==> flow/design.v <==
module multiplier(
					input  [7:0] in1,
					input  [7:0] in2,
					output [15:0] out
					);
  assign out = in1 * in2;
endmodule
module Task1( 
				output reg [15:0]	result_real,
				output reg [15:0]	result_imag,
				input	 [7:0]	a1,
				input	 [7:0]	b1,
				input	 [7:0]	a2,
				input	 [7:0]	b2,
				input  clk,
				input  enable
			);
	reg [15:0] z0, z1, z2, z3;
	wire [15:0] r0;
	reg [15:0] reg_z0,	reg_z1;
	reg [7:0] one_a1, one_b1, one_b2, one_a2;
	reg [7:0] two_a1, two_b1, two_b2, two_a2;
	reg [7:0] three_b1, three_a2;
	reg [7:0] x, y;
	reg [1:0] s = 0; 
	always @(posedge clk)
		begin
				one_a1 <= a1;
				one_b1 <= b1;
				one_b2 <= b2;
				one_a2 <= a2;	
		end
	always @(posedge clk)
		begin
				reg_z0 <= z0;
				two_a1 <= one_a1;
				two_b1 <= one_b1;
				two_b2 <= one_b2;
				two_a2 <= one_a2;			
		end
	always @(posedge clk)
		begin
				result_real <= reg_z0 - z1;
				three_b1 <= two_b1;
				three_a2 <= two_a2;
		end
	always @(posedge clk)
		begin
				result_imag <= z2 + z3;		
		end
	always @(posedge clk)
		begin
			if (s == 0)
			begin
				s = s + 1;
				x = a1;
				y = a2;
				z0 = r0;
			end
			else if (s == 1)
			begin
				s = s + 1;
				x = one_b1;
				y = one_b2;
				z1 = r0;
			end
			else if (s == 2)
			begin
				s = s + 1;
				x = two_a1;
				y = two_b2;
				z2 = r0;
			end
			else
			begin
				s = 0;
				x = three_b1;
				y = three_a2;
				z3 = r0;
			end
		end
	multiplier multiplier0 (.in1(x), .in2(y), .out(r0));
endmodule	
* Step by step through the tools: Task1
The steps from the RTL of Task1 to its reports follow in flow order.
Line numbers count from 1 in the design file above.
Operators: Yosys type, input widths -> output width; for muxes data width and select width s.
Cell names lack the library's common part.
Not given: n/a
- Design top :: Task1
- Clock :: clk
- Library :: sky130hd
- Corner :: tt_025C_1v80

* Word level
Yosys after proc, flatten, opt, wreduce and memory -nomap, before mapping. Enables and synchronous resets that opt folds into registers are not counted as muxes. Memory bits, and registers merged into a memory's read port (data or address), are not among the register bits. Print and check cells are not counted. Equal cells are merged and count once.
- Bits in registers :: 210
- Bits of input ports :: 34
- Output and inout port bits :: 32
- Cells after elaboration :: 42
- Add/subtract/negate cells :: 3
- Multiply operators :: 1
- Eq/ne operators :: 2
- Multiplexer cells :: 9
- Bitwise operators :: 3
- Reductions and logical operators :: 4
** Operators by type and width (count)
- $mul 8x8->16 :: 1
- $mux 8 :: 6
- $add 16x16->16 :: 1
- $sub 16x16->16 :: 1
- $reduce_and 3->1 :: 2
- $mux 2 :: 3
- $not 1->1 :: 3
- $add 2x1->2 const B :: 1
- $eq 2x1->1 const B :: 1
- $eq 2x2->1 const B :: 1
- $logic_not 2->1 :: 1
- $reduce_and 2->1 :: 1

* Longest topological paths
Depth = most cells in a row (Yosys ltp): at word level without a register or memory, in the mapped netlist without a sequential cell, where the memories' decode and read muxes count.
- Depth after elaboration :: 4
- ABC_AREA :: 0
- Depth in mapped cells :: 16
- Gate-level depth less buffers :: 16

* Mapped cells and area
Source: synth_stat.txt of the flow (Yosys; design flattened, memories mapped). It holds for the ABC_AREA given above (unset counts as 0); a run with the other value may have another netlist.
Totals and module areas in this step are rounded.
** Cell types
- dfxtp_1 :: count 146, total area 2.92E+03 sq um
- edfxtp_1 :: count 64, total area 1.92E+03 sq um
- ha_1 :: count 70, total area 875.84 sq um
- fa_1 :: count 38, total area 760.73 sq um
- and2_1 :: count 53, total area 331.568 sq um
- inv_1 :: count 87, total area 326.563 sq um
- a21oi_1 :: count 42, total area 210.202 sq um
- xnor2_1 :: count 23, total area 201.443 sq um
- mux2i_1 :: count 17, total area 170.163 sq um
- nand2_1 :: count 43, total area 161.405 sq um
- o21ai_0 :: count 29, total area 145.139 sq um
- nor2_1 :: count 36, total area 135.13 sq um
- a21o_1 :: count 16, total area 120.115 sq um
- xor2_1 :: count 11, total area 96.342 sq um
- nor2b_1 :: count 6, total area 37.536 sq um
- o21a_1 :: count 5, total area 37.536 sq um
- o21bai_1 :: count 5, total area 37.536 sq um
- a31oi_1 :: count 5, total area 31.28 sq um
Not listed: further types 32, cells in them 56.
- Mapped cells :: 752
- Mapped area :: 0.0089 sq mm
- Sequential part of the area :: 0.0048 sq mm
- Mapped flip-flops :: 210
- Buffer cells :: 9
By module: a second synthesis without flattening, with its own total; a netlist apart from the flattened one above.
- Cells (unflattened synthesis) :: 762
- Area total of the unflattened synthesis :: 0.009 sq mm
Each row is one instance without its submodules.
** Modules
- Task1 :: instances 1, cells 519, area 0.0069 sq mm, sequential area 0.0048 sq mm
- multiplier :: instances 1, cells 243, area 0.0021 sq mm, sequential area 0 sq mm

* Timing after synthesis
OpenSTA on the mapped netlist: ideal clock, no wires. The path of least setup slack (recovery checks aside). Input and output delay are each 20% of the period. Register names are those of the netlist, which keeps one name where synthesis merged equal registers.
- Path type :: register to register
- From :: register x[3]
- To :: register z0[14]
- Clock period :: 7410 ps
- Setup time :: 272 ps
- Time at the first pin :: 0 ps
- Arrival time :: 3849 ps
- Required time :: 7138 ps
- Path slack :: 3289 ps
- Path delay :: 4121 ps
- Driving pins on the path :: 14
- Buffers on the path :: 0
- Synthesis period reached :: 4121 ps
"path delay" = arrival - input delay + setup time.
"driving pins on the path": output pins that drive a net of the path, with the launching flip-flop's if there is one; two outputs of one cell count as two.
"synthesis period reached" is the clock period less the worst setup slack; recovery checks do not enter. This is arithmetic on one report: input and output delays are still those of the set period (20% each).
Between the ends stands the longest chain of elaborated cells between them, by number of cells; it is not shown to be the way that was timed. Of several equally long chains one is given.
A line is the first line of the expression or statement that the cell stems from. Yosys adds cells for indexed reads and writes and turns some case tables into memories.
At most two assigning lines are given for a register; there are more.
- Path through :: dfxtp_1 > and2_1 > fa_1 > fa_1 > inv_1 > fa_1 > fa_1 > inv_1 > ha_1 > o21a_1 > a2111oi_2 > o21ai_0 > a21oi_1 > xnor2_1
- Length of the longest elaborated chain :: 1
- Elaborated cells on any way between the ends :: 1
- RTL lines with such cells :: 1
- Classes of those cells :: mul: 1
** Ends and longest elaborated chain, post-synthesis
- from (decl) :: RTL line 24 : reg [7:0] x, y;
- from (assign) :: RTL line 56 : x = a1;
- from (assign) :: RTL line 63 : x = one_b1;
- $mul 8x8->16 :: RTL line 6 : assign out = in1 * in2;
- to (assign) :: RTL line 58 : z0 = r0;
- to (decl) :: RTL line 18 : reg [15:0] z0, z1, z2, z3;

* Worst path after layout
Path of least setup slack in the final report of run 2 (OpenROAD, finished layout, wires in). Where an end is a register, its clock arrival counts in the times.
The report prints the path's times to 10 ps; the period is as set.
- Path type :: register to register
- From :: register y[2]
- To :: register z2[14]
- Clock period :: 9170 ps
- Setup time :: 220 ps
- Time at the first pin :: 480 ps
- Arrival time :: 4770 ps
- Required time :: 9440 ps
- Path slack :: 4670 ps
- Driving pins on the path :: 15
- Buffers on the path :: 0
Between the ends stands the longest chain of elaborated cells between them, by number of cells; it is not shown to be the way that was timed. Of several equally long chains one is given.
At most two assigning lines are given for a register; there are more.
- Path through :: dfxtp_1 > nand2_1 > fa_1 > fa_1 > inv_1 > fa_1 > inv_1 > fa_1 > inv_1 > ha_1 > o21a_1 > a2111oi_2 > o21ai_0 > a21oi_1 > xnor2_1
- Length of the longest elaborated chain :: 1
- Elaborated cells on any way between the ends :: 1
- RTL lines with such cells :: 1
- Classes of those cells :: mul: 1
** Ends and longest elaborated chain, after layout
- from (decl) :: RTL line 24 : reg [7:0] x, y;
- from (assign) :: RTL line 57 : y = a2;
- from (assign) :: RTL line 64 : y = one_b2;
- $mul 8x8->16 :: RTL line 6 : assign out = in1 * in2;
- to (assign) :: RTL line 72 : z2 = r0;
- to (decl) :: RTL line 18 : reg [15:0] z0, z1, z2, z3;

Add stored flow runs of Task1

Measured data: module Task1, platform sky130hd, 2 stored runs of the flow under differing settings, order arbitrary. Input and output delays are each 20% of the period that was set; the output load is 0.01 pF.
"period achieved" is the run's clock period less its worst setup slack. It is reckoned from that one timing run; input and output delays stay at 20% of the period that was set.
"critical path time" is the time allowed to the run's worst setup path (the clock period less input and output delay, where it has them) less its slack. Clock arrival times count: a late capture clock shortens it, a late launch clock lengthens it.
"total power after layout": no workload was simulated; the value follows from the tool's default switching activity.
"critical path time" is known to 10 ps.
Values from the reports are rounded here.

* Run 1
** Files
==> flow/run.sh <==
#!/bin/bash
# the make line also repeats the synthesis and layout settings of config.mk as NAME=value (left out here)
make -C /OpenROAD-flow-scripts/flow DESIGN_CONFIG=/design/flow/config.mk WORK_HOME=/design/flow/orfs CLKGATE_MAP_FILE= finish
==> flow/config.mk <==
export PLATFORM = sky130hd
export DESIGN_NAME = Task1
export DESIGN_NICKNAME = Task1
export VERILOG_FILES = /design/flow/design.v
export SDC_FILE = /design/flow/constraint.sdc
export NUM_CORES = 4
export LEC_CHECK = 0
export ABC_AREA = 1
export CAP_MARGIN = 25
export CELL_PAD_IN_SITES_DETAIL_PLACEMENT = 2
export CORE_MARGIN = 2
export CORE_UTILIZATION = 61
export SETUP_SLACK_MARGIN = 1.05
export SLEW_MARGIN = 5
==> flow/constraint.sdc <==
create_clock -name core_clock -period 3.56 [get_ports {clk}]
set_input_delay 0.7120 -clock core_clock [delete_from_list [all_inputs] [get_ports {clk}]]
set_output_delay 0.7120 -clock core_clock [all_outputs]
set_load 0.01 [all_outputs]
** Results
Did not finish, placement stopped with DPL-0033.

* Run 2
** Files
==> flow/run.sh <==
#!/bin/bash
# the make line also repeats the synthesis and layout settings of config.mk as NAME=value (left out here)
make -C /OpenROAD-flow-scripts/flow DESIGN_CONFIG=/design/flow/config.mk WORK_HOME=/design/flow/orfs CLKGATE_MAP_FILE= finish
==> flow/config.mk <==
export PLATFORM = sky130hd
export DESIGN_NAME = Task1
export DESIGN_NICKNAME = Task1
export VERILOG_FILES = /design/flow/design.v
export SDC_FILE = /design/flow/constraint.sdc
export NUM_CORES = 4
export LEC_CHECK = 0
export CAP_MARGIN = 20
export CORE_MARGIN = 2
export CORE_UTILIZATION = 39
export CTS_CLUSTER_SIZE = 89
export GPL_ROUTABILITY_DRIVEN = 1
export HOLD_SLACK_MARGIN = 0.1
export MAX_ROUTING_LAYER = met5
export PLACE_DENSITY = 0.78
export SETUP_SLACK_MARGIN = 2.32
export SLEW_MARGIN = 15
export TNS_END_PERCENT = 55
==> flow/constraint.sdc <==
create_clock -name core_clock -period 9.17 [get_ports {clk}]
set_input_delay 1.8340 -clock core_clock [delete_from_list [all_inputs] [get_ports {clk}]]
set_output_delay 1.8340 -clock core_clock [all_outputs]
set_load 0.01 [all_outputs]
** Results
- Standard-cell area of the final layout :: 0.011 sq mm
- Total power after layout :: 2.3 mW
- Setup slack of the critical path :: 4700 ps
- Period achieved :: 4501 ps
- Worst-case hold slack :: 320 ps
- Critical path time :: 4500 ps
- Type of the worst setup path :: register to register
- Area inside the die boundary :: 0.024 sq mm
- Total negative setup slack :: 0 ps
- Final design utilization :: 47%
- Post-synthesis cell area :: 0.0089 sq mm
