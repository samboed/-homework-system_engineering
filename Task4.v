==> flow/design.v <==
module Task4(
					input sck,
					input mosi,
					input cs,
					output reg miso,
					output reg wr_en_out,
					output reg [23:0] wr_address_out,
					output reg [31:0] wr_data_out
				);
reg [7:0] command  = 8'h77;
reg [31:0] wr_data  = 32'b0;
reg unsigned [4:0] counter  = 5'b0;
reg write_status = 1'b0;
reg write_data_status = 1'b0;
initial
begin
	wr_en_out = 0;
	wr_address_out = 0;
	wr_data_out = 0;
end
always @(posedge sck)
begin
	if (!cs)
	begin
		wr_data <= {wr_data[30:0], mosi};
		if (!write_data_status)
		begin
			if (!write_status && (counter == 8))
			begin
				if (wr_data[7:0] != command[7:0])
				begin
					wr_en_out <= 1'b0;
					counter = 0;
				end
				else
					write_status <= 1'b1;
			end
			if (counter == 31)
				begin
					wr_en_out <= 1'b1;
					wr_address_out <= wr_data[23:0];
					counter <= 0;
					write_data_status <= 1'b1;
					wr_data <= 1'b0;
				end	
			else
				counter <= counter + 1;
		end	
		else
		begin
			if (counter == 31)
			begin
				wr_data_out <= wr_data[31:0];
				counter <= 0;
			end
			else
				counter <= counter + 1;
			miso <= wr_data[31];
		end
	end
	else
	begin
		write_status <= 1'b0;
		write_data_status <= 1'b0;
		wr_en_out <= 1'b0;
		wr_address_out <= 0;
		wr_data_out <= 0;
		wr_data <= 32'b0;
		counter <= 0;
		miso <= 1'b0;
	end
end
endmodule
Reports on Task4:

Tool output for the design above, in the order of the flow.
Lines are those of the file above, counted from 1.
The mark -- stands for no value.

* design top: Task4
* clock port: sck
* cell library: sky130hd
* corner: tt_025C_1v80

Word level:

Counts by Yosys on the flattened word-level netlist (proc, flatten, opt, wreduce; memories kept). Register bits leave out memories and registers merged into their read ports (data or address). Print and check cells are left out. Cells with the same type and inputs are merged into one.

* elaborated cells: 38
* input port bits: 3
* output and inout bits: 58
* flip-flop bits (word level): 97

* equal/unequal tests: 4
* mux-type cells: 14
* bitwise gates (word level): 2
* $add $sub $neg: 2
* reductions and logical operators: 8

Operators with widths (number)
* 32-bit two-way mux: 2
* 5-bit two-way mux: 7
* 5-bit by 1-bit adder with 5-bit output with constant B: 2
* 5-bit == test with constant B: 2
* 8-bit by 7-bit inequality test with 1-bit output with constant B: 1
* 3-bit AND reduction: 2
* 5-bit by 4-bit == test with 1-bit output with constant B: 1
* 1-bit two-way mux: 5
* 2-bit AND reduction: 2
* 2-bit nonzero test: 2
* 1-bit NOT: 2
* 1-bit logical AND: 1
* 1-bit logical NOT: 1

Longest topological paths:

Longest topological path by Yosys (ltp), each cell counted once; first at word level (registers and memories cut), then after technology mapping (sequential cells cut; the memories' decode and read muxes count).

* word-level depth: 8
* ABC_AREA: 1
* mapped depth: 14
* depth with buffers taken out: 13

After synthesis:

Source: synth_stat.txt of the flow (Yosys; design flattened, memories mapped). It holds for the ABC_AREA given above (unset counts as 0); a run with the other value may have another netlist.

* mapped area: 3271.9 sq um
* buffer cells: 25
* flip-flop cells: 97
* standard cells after synthesis: 384
* area of sequential cells: 1941.9 sq um

Cells by type
* sky130_fd_sc_hd__dfxtp_1: number 97, total area 1.94E+03 sq um
* sky130_fd_sc_hd__o21ai_0: number 59, total area 295.283 sq um
* sky130_fd_sc_hd__nor2_1: number 72, total area 270.259 sq um
* sky130_fd_sc_hd__a21oi_1: number 43, total area 215.206 sq um
* sky130_fd_sc_hd__nand2_1: number 29, total area 108.854 sq um
* sky130_fd_sc_hd__inv_1: number 24, total area 90.086 sq um
* sky130_fd_sc_hd__nor3_1: number 17, total area 85.082 sq um
* sky130_fd_sc_hd__ha_1: number 5, total area 62.56 sq um
* sky130_fd_sc_hd__buf_2: number 11, total area 55.053 sq um
* sky130_fd_sc_hd__clkbuf_1: number 9, total area 33.782 sq um
* sky130_fd_sc_hd__buf_4: number 4, total area 30.029 sq um
* sky130_fd_sc_hd__nand3_1: number 3, total area 15.014 sq um
* sky130_fd_sc_hd__o21ai_1: number 3, total area 15.014 sq um
* sky130_fd_sc_hd__nand2_4: number 1, total area 11.261 sq um
* sky130_fd_sc_hd__a21oi_2: number 1, total area 8.758 sq um
* sky130_fd_sc_hd__or2_4: number 1, total area 8.758 sq um
* sky130_fd_sc_hd__inv_2: number 2, total area 7.507 sq um
* sky130_fd_sc_hd__inv_4: number 1, total area 6.256 sq um

Not listed: further types 2, cells in them 2.

Path before layout:

Source: OpenSTA report_checks on the synthesized netlist (no wires, ideal clock, input and output delay 20% of the period each), path of least setup slack; recovery checks are left aside. Register names are those of the netlist, which keeps one name where synthesis merged equal registers.

* path type: register to register
* start point: register counter[0]
* end point: register wr_address_out[10]
* buffers on the path: 1
* required time: 3431 ps
* arrival time: 1930 ps
* slack: 1500 ps
* delay of the path: 2049 ps
* launch time at the first pin: 0 ps
* setup time: 119 ps
* clock period: 3550 ps
* stages: 15
* period reached after synthesis: 2050 ps

"delay of the path" is the arrival time less input delay plus setup time.
"stages" counts driving pins, that of a launching flip-flop among them; a cell with two outputs on the path counts twice.
"period reached after synthesis" is the clock period less the worst setup slack; recovery checks do not enter. This is arithmetic on one report: input and output delays are still those of the set period (20% each).
Between the ends stands the longest chain of elaborated cells between them, by number of cells; it is not shown to be the way that was timed. Of several equally long chains one is given.
A line is the first line of the expression or statement that the cell stems from. Yosys adds cells for indexed reads and writes and turns some case tables into memories.
A register here has more assigning lines than the two given.

* cell sequence: sky130_fd_sc_hd__dfxtp_1 > sky130_fd_sc_hd__inv_1 > sky130_fd_sc_hd__ha_1 > sky130_fd_sc_hd__nand3_1 > sky130_fd_sc_hd__nor2_1 > sky130_fd_sc_hd__a21oi_1 > sky130_fd_sc_hd__ha_1 > sky130_fd_sc_hd__nand2_1 > sky130_fd_sc_hd__nor2_1 > sky130_fd_sc_hd__ha_1 > sky130_fd_sc_hd__nand2_4 > sky130_fd_sc_hd__inv_4 > sky130_fd_sc_hd__buf_2 > sky130_fd_sc_hd__o21ai_0 > sky130_fd_sc_hd__a21oi_1
* cells in the longest elaborated chain: 7
* elaborated cells on any way between the ends: 8
* source lines of those cells: 5
* those cells by class: eq/ne: 2; mux: 4; reduce/logical: 2

Ends and longest elaborated chain, after synthesis
* start: declaration: RTL line 12 `reg unsigned [4:0] counter  = 5'b0;`
* start: assignment: RTL line 47 `counter <= counter + 1;`
* start: assignment: RTL line 57 `counter <= counter + 1;`
* 5-bit by 4-bit == test with 1-bit output: RTL line 28 `if (!write_status && (counter == 8))`
* 1-bit logical AND: RTL line 28
* 5-bit two-way mux: RTL line 28
* 5-bit two-way mux: RTL line 26 `if (!write_data_status)`
* 5-bit two-way mux: RTL line 23 `if (!cs)`
* 5-bit == test: RTL line 38 `if (counter == 31)`
* 2-bit AND reduction
* end: assignment: RTL line 41 `wr_address_out <= wr_data[23:0];`
* end: assignment: RTL line 66 `wr_address_out <= 0;`
* end: declaration: RTL line 7 `output reg [23:0] wr_address_out,`

Worst path after layout:

From the final timing report of job 1: the path of least setup slack in the routed layout; clock arrival at registers is part of the times.
The report prints the path's times to 10 ps; the period is as set.

* path type: register to register
* start point: register counter[0]
* end point: register wr_address_out[5]
* stages: 15
* buffers on the path: 1
* required time: 2790 ps
* arrival time: 2560 ps
* launch time at the first pin: 340 ps
* slack: 230 ps
* clock period: 2560 ps
* setup time: 110 ps

Between the ends stands the longest chain of elaborated cells between them, by number of cells; it is not shown to be the way that was timed. Of several equally long chains one is given.
A register here has more assigning lines than the two given.

* cell sequence: sky130_fd_sc_hd__dfxtp_1 > sky130_fd_sc_hd__inv_1 > sky130_fd_sc_hd__ha_1 > sky130_fd_sc_hd__nand3_1 > sky130_fd_sc_hd__nor2_2 > sky130_fd_sc_hd__a21oi_2 > sky130_fd_sc_hd__ha_1 > sky130_fd_sc_hd__nand2_1 > sky130_fd_sc_hd__nor2_1 > sky130_fd_sc_hd__ha_1 > sky130_fd_sc_hd__nand2_4 > sky130_fd_sc_hd__clkinv_8 > sky130_fd_sc_hd__buf_4 > sky130_fd_sc_hd__o21ai_0 > sky130_fd_sc_hd__a21oi_1
* cells in the longest elaborated chain: 7
* elaborated cells on any way between the ends: 8
* source lines of those cells: 5
* those cells by class: eq/ne: 2; mux: 4; reduce/logical: 2

Ends and longest elaborated chain, post-layout
* start: declaration: RTL line 12 `reg unsigned [4:0] counter  = 5'b0;`
* start: assignment: RTL line 47 `counter <= counter + 1;`
* start: assignment: RTL line 57 `counter <= counter + 1;`
* 5-bit by 4-bit == test with 1-bit output: RTL line 28 `if (!write_status && (counter == 8))`
* 1-bit logical AND: RTL line 28
* 5-bit two-way mux: RTL line 28
* 5-bit two-way mux: RTL line 26 `if (!write_data_status)`
* 5-bit two-way mux: RTL line 23 `if (!cs)`
* 5-bit == test: RTL line 38 `if (counter == 31)`
* 2-bit AND reduction
* end: assignment: RTL line 41 `wr_address_out <= wr_data[23:0];`
* end: assignment: RTL line 66 `wr_address_out <= 0;`
* end: declaration: RTL line 7 `output reg [23:0] wr_address_out,`

Lab notebook: Task4

Task4 through Yosys and OpenROAD on sky130hd: 2 stored runs, unordered, with their settings and measured results. The constraints put input and output delay at 20% of the set period each and load the outputs with 0.01 pF.
"clock period achieved": clock period set for the run, less the worst setup slack. It is reckoned from that one timing run; input and output delays stay at 20% of the period that was set.
"time of the worst setup path" = time allowed to the worst setup path (clock period - input delay - output delay, where it has them) - its slack; a late launch clock adds to it, a late capture clock takes from it.
"power consumption" rests on the timing tool's default activity at the inputs, not on a simulated workload.
"time of the worst setup path" is given in steps of 10 ps.

### Job 1

==> flow/run.sh <==
#!/bin/bash
# the make line also repeats the synthesis and layout settings of config.mk as NAME=value (left out here)
make -C /OpenROAD-flow-scripts/flow DESIGN_CONFIG=/design/flow/config.mk WORK_HOME=/design/flow/orfs CLKGATE_MAP_FILE= finish
==> flow/config.mk <==
export PLATFORM = sky130hd
export DESIGN_NAME = Task4
export DESIGN_NICKNAME = Task4
export VERILOG_FILES = /design/flow/design.v
export SDC_FILE = /design/flow/constraint.sdc
export NUM_CORES = 4
export LEC_CHECK = 0
export ABC_AREA = 1
export CAP_MARGIN = 20
export CORE_ASPECT_RATIO = 1.12
export CORE_MARGIN = 5
export CORE_UTILIZATION = 19
export CTS_CLUSTER_DIAMETER = 96
export GPL_ROUTABILITY_DRIVEN = 1
export SLEW_MARGIN = 20
==> flow/constraint.sdc <==
create_clock -name core_clock -period 2.56 [get_ports {sck}]
set_input_delay 0.5120 -clock core_clock [delete_from_list [all_inputs] [get_ports {sck}]]
set_output_delay 0.5120 -clock core_clock [all_outputs]
set_load 0.01 [all_outputs]

Results of job 1:
- Power consumption: 2874 uW
- Time of the worst setup path: 2330 ps
- Class of the worst setup path: register to register
- Summed negative setup slack: 0 ps
- Area of the die: 19948.5 sq um
- Clock period achieved: 2330 ps
- Standard-cell area after layout: 4411.7 sq um
- Worst setup slack after layout: 230 ps
- Netlist area reported by Yosys: 3271.9 sq um
- Utilization in the final report: 26.2%
- Worst hold slack: 438 ps

### Job 2

==> flow/run.sh <==
#!/bin/bash
# the make line also repeats the synthesis and layout settings of config.mk as NAME=value (left out here)
make -C /OpenROAD-flow-scripts/flow DESIGN_CONFIG=/design/flow/config.mk WORK_HOME=/design/flow/orfs CLKGATE_MAP_FILE= finish
==> flow/config.mk <==
export PLATFORM = sky130hd
export DESIGN_NAME = Task4
export DESIGN_NICKNAME = Task4
export VERILOG_FILES = /design/flow/design.v
export SDC_FILE = /design/flow/constraint.sdc
export NUM_CORES = 4
export LEC_CHECK = 0
export ABC_AREA = 1
export CAP_MARGIN = 0
export CORE_MARGIN = 5
export CORE_UTILIZATION = 40
export CTS_CLUSTER_SIZE = 52
export GPL_TIMING_DRIVEN = 1
export PLACE_DENSITY_LB_ADDON = 0.02
export SETUP_SLACK_MARGIN = 0.39
export SLEW_MARGIN = 20
export TNS_END_PERCENT = 40
==> flow/constraint.sdc <==
create_clock -name core_clock -period 3.26 [get_ports {sck}]
set_input_delay 0.6520 -clock core_clock [delete_from_list [all_inputs] [get_ports {sck}]]
set_output_delay 0.6520 -clock core_clock [all_outputs]
set_load 0.01 [all_outputs]

Results of job 2:
- Power consumption: 2088 uW
- Time of the worst setup path: 2500 ps
- Class of the worst setup path: register to register
- Summed negative setup slack: 0 ps
- Area of the die: 10088.2 sq um
- Clock period achieved: 2499 ps
- Standard-cell area after layout: 4161.5 sq um
- Worst setup slack after layout: 761 ps
- Netlist area reported by Yosys: 3271.9 sq um
- Utilization in the final report: 51.4%
- Worst hold slack: 441 ps
